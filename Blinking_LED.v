==> flow/design.v <==
module blink(
    input CLOCK_50,
    input [3:0] KEY,
    output [7:0] LEDG
);
    reg [26:0] contador = 0;
    reg state = 1;
    assign LEDG[0] = state;
    assign LEDG[1] = state;
    assign LEDG[2] = state;
    assign LEDG[3] = state;
    assign LEDG[4] = state;
    assign LEDG[5] = state;
    assign LEDG[6] = state;
    assign LEDG[7] = state;
     reg [32:0] MAX = 50000000;
    always @(posedge CLOCK_50) begin
        if(~KEY[0])
            MAX <= 50000000;    
        else if(~KEY[1])
            MAX <= 2500000;
        else if(~KEY[2])
            MAX <= 100000000;
        else if(~KEY[3])
            MAX <= 16666666;
        if(contador >= MAX) begin
             state <= ~state;
             contador <= 0;
        end
        else
            contador <= contador + 1;
     end
endmodule
# --- Step by step through the tools: blink ---
# Tool output for the design above, in the order of the flow.
# Line numbers count from 1 in the design file above.
inputs:
  top_module: "blink"
  clock: "CLOCK_50"
  lib: "sky130hd"
  pvt_corner: "tt_025C_1v80"

# --- Word-level counts ---
# Source: Yosys, flattened and elaborated, memories not mapped. Widths are those after wreduce. Registers that Yosys merges into a memory's read port (data or address) are not register bits. Print and check cells do not count. Equal cells are merged and count once.
op_classes:
  add_sub_neg: 1
  cmp: 1
  equal: 2
  muxes: 3
  n_logic: 1
  reduce_and_logical: 2
op_table:
  columns: ["operator", "n"]
  rows:
  - ["27-bit two-way mux", 2]
  - ["27-bit by 1-bit adder with 27-bit output (second input constant)", 1]
  - ["27-bit greater-or-equal comparator", 1]
  - ["26-bit two-way mux", 1]
  - ["3-bit inequality test (second input constant)", 1]
  - ["3-bit AND reduction", 1]
  - ["2-bit inequality test (second input constant)", 1]
  - ["2-bit AND reduction", 1]
  - ["1-bit inverter", 1]
word_totals:
  reg_bits: 48
  output_inout_bits: 8

# --- Depth ---
# Yosys ltp: most cells in a row. Word level: on the elaborated netlist, between registers, memories and ports. Mapped: between sequential cells and ports; inverters and the memories' decode and read muxes count.
depth:
  word_depth: 3
  abc_area: 0
  mapped_depth: 8

# --- Netlist ---
# The flow's flattened synthesis, as Yosys stat reports it; memories are mapped. The netlist is that of the ABC_AREA named above (0 if unset); the other value can give another one.
# The area totals of this step are shown rounded.
by_type:
  columns: ["cell", "n", "type_area_um2"]
  rows:
  - ["sky130_fd_sc_hd__dfxtp_1", 40, 800.768]
  - ["sky130_fd_sc_hd__ha_1", 21, 262.752]
  - ["sky130_fd_sc_hd__xor2_1", 19, 166.41]
  - ["sky130_fd_sc_hd__nor3_1", 25, 125.12]
  - ["sky130_fd_sc_hd__nand3_1", 16, 80.077]
  - ["sky130_fd_sc_hd__nand2_1", 18, 67.565]
  - ["sky130_fd_sc_hd__inv_1", 17, 63.811]
  - ["sky130_fd_sc_hd__buf_4", 8, 60.058]
  - ["sky130_fd_sc_hd__nand4_1", 9, 56.304]
  - ["sky130_fd_sc_hd__xnor2_1", 6, 52.55]
  - ["sky130_fd_sc_hd__o21ai_0", 10, 50.048]
  - ["sky130_fd_sc_hd__a21oi_1", 9, 45.043]
  - ["sky130_fd_sc_hd__nor3_2", 4, 40.038]
  - ["sky130_fd_sc_hd__edfxtp_1", 1, 30.029]
  - ["sky130_fd_sc_hd__and3_1", 4, 25.024]
  - ["sky130_fd_sc_hd__a21o_1", 3, 22.522]
  - ["sky130_fd_sc_hd__buf_6", 2, 22.522]
  - ["sky130_fd_sc_hd__nor4_4", 1, 21.27]
# Other cell types: 27; their cells: 41.
mapped:
  cell_count: 254
  synth_area_um2: 2300
  seq_area_um2: 830
  flip_flops: 41
  buf_cells: 18

# --- Timing after synthesis ---
# OpenSTA on the mapped netlist: ideal clock, no wires. The path of least setup slack (recovery checks aside). Input and output delay are each 20% of the period. Register names are those of the netlist, which keeps one name where synthesis merged equal registers.
synth_timing:
  kind: "register to register"
  start: "register contador[1]"
  end: "register state"
  tclk_ns: 2.36
  setup_ns: 0.290
  launch_ns: 0.000
  arrival_ns: 1.633
  slack_ns: 0.437
  path_delay_ns: 1.923
  path_stages: 8
  path_buffers: 0
  synth_period_reached_ns: 1.923
# "path_delay_ns" is the arrival time less input delay plus setup time.
# "path_stages" counts driving pins, that of a launching flip-flop among them; a cell with two outputs on the path counts twice.
# "synth_period_reached_ns" = period - worst setup slack (recovery checks aside). The figure is calculated, with input and output delays left at 20% of the set period.
# Between the ends stands the longest chain of elaborated cells between them, by number of cells; it is not shown to be the way that was timed. Of several equally long chains one is given.
# A line is the first line of the expression or statement that the cell stems from. Yosys adds cells for indexed reads and writes and turns some case tables into memories.
synth_between:
  cell_sequence: "sky130_fd_sc_hd__dfxtp_1 sky130_fd_sc_hd__inv_1 sky130_fd_sc_hd__ha_1 sky130_fd_sc_hd__nand2b_1 sky130_fd_sc_hd__a311oi_1 sky130_fd_sc_hd__o21ai_1 sky130_fd_sc_hd__a211oi_4 sky130_fd_sc_hd__or2_2"
  elab_chain_cells: 1
  cone_cells: 1
  cone_lines: 1
synth_lines:
  columns: ["item", "line", "source"]
  rows:
  - ["start, declared", 6, "reg [26:0] contador = 0;"]
  - ["start, assigned", 28, "contador <= 0;"]
  - ["start, assigned", 31, "contador <= contador + 1;"]
  - ["27-bit greater-or-equal comparator", 26, "if(contador >= MAX) begin"]
  - ["end, assigned", 27, "state <= ~state;"]
  - ["end, declared", 7, "reg state = 1;"]

# --- Path in the finished layout ---
# Path of least setup slack in the final report of run A (OpenROAD, finished layout, wires in). Where an end is a register, its clock arrival counts in the times.
layout_timing:
  kind: "register to register"
  start: "register MAX[24]"
  end: "register state"
  tclk_ns: 1.38
  setup_ns: 0.27
  launch_ns: 0.29
  arrival_ns: 1.93
  slack_ns: -0.54
  path_stages: 8
  path_buffers: 0
# Between the ends stands the longest chain of elaborated cells between them, by number of cells; it is not shown to be the way that was timed. Of several equally long chains one is given.
# A register here has more assigning lines than the two given.
layout_between:
  cell_sequence: "sky130_fd_sc_hd__dfxtp_2 sky130_fd_sc_hd__inv_4 sky130_fd_sc_hd__ha_4 sky130_fd_sc_hd__and3_4 sky130_fd_sc_hd__a221oi_2 sky130_fd_sc_hd__or4_4 sky130_fd_sc_hd__nand3_4 sky130_fd_sc_hd__or2_4"
  elab_chain_cells: 1
  cone_cells: 1
  cone_lines: 1
layout_lines:
  columns: ["item", "line", "source"]
  rows:
  - ["start, declared", 16, "reg [32:0] MAX = 50000000;"]
  - ["start, assigned", 19, "MAX <= 50000000;"]
  - ["start, assigned", 21, "MAX <= 2500000;"]
  - ["27-bit greater-or-equal comparator", 26, "if(contador >= MAX) begin"]
  - ["end, assigned", 27, "state <= ~state;"]
  - ["end, declared", 7, "reg state = 1;"]

# blink through Yosys and OpenROAD on sky130hd: 2 stored runs, unordered, with their settings and measured results. The constraints put input and output delay at 20% of the set period each and load the outputs with 0.01 pF.
# "period_reached_ns": clock period set for the run, less the worst setup slack. It is reckoned from that one timing run; input and output delays stay at 20% of the period that was set.
# "worst_path_time_ns": the worst setup path's part of the clock period (all of it between registers, 20% less for each end at a port) less its slack. A launch clock that arrives late makes it longer, a capture clock that arrives late makes it shorter.
# "design_power_w": no workload was simulated; the value follows from the tool's default switching activity.
# Results are given in rounded form.
runs:
  - name: "run A"
    settings:
      period_ns: 1.38
      CORE_UTILIZATION: 19
      SETUP_SLACK_MARGIN: -0.09
      PLACE_DENSITY_LB_ADDON: 0.25
      CORE_MARGIN: 9
      CELL_PAD_IN_SITES_DETAIL_PLACEMENT: 2
      GPL_ROUTABILITY_DRIVEN: 1
      CTS_CLUSTER_SIZE: 22
      CTS_CLUSTER_DIAMETER: 171
      CAP_MARGIN: 20
      MAX_ROUTING_LAYER: "met4"
      SLEW_MARGIN: 20
    results:
      synth_chip_area_um2: 2300
      design_power_w: 0.0039
      final_cell_area_um2: 3300
      timing.setup.ws_ns: -0.54
      period_reached_ns: 1.918
      final_hold_ws_ns: 0.47
      worst_path_time_ns: 1.92
      worstPathKind: "register to register"
      design_die_area_um2: 16000
      tns_setup_ns: -13
  - name: "run B"
    settings:
      period_ns: 1.15
      CORE_UTILIZATION: 66
      SETUP_SLACK_MARGIN: 0.25
      PLACE_DENSITY_LB_ADDON: 0.12
      CORE_ASPECT_RATIO: 1.01
      CELL_PAD_IN_SITES_GLOBAL_PLACEMENT: 2
      CELL_PAD_IN_SITES_DETAIL_PLACEMENT: 0
      CTS_CLUSTER_SIZE: 78
      CAP_MARGIN: 10
      MIN_ROUTING_LAYER: "met1"
      CORE_MARGIN: 2
      SLEW_MARGIN: 20
    outcome: "no results, placement failed with FLW-0024"
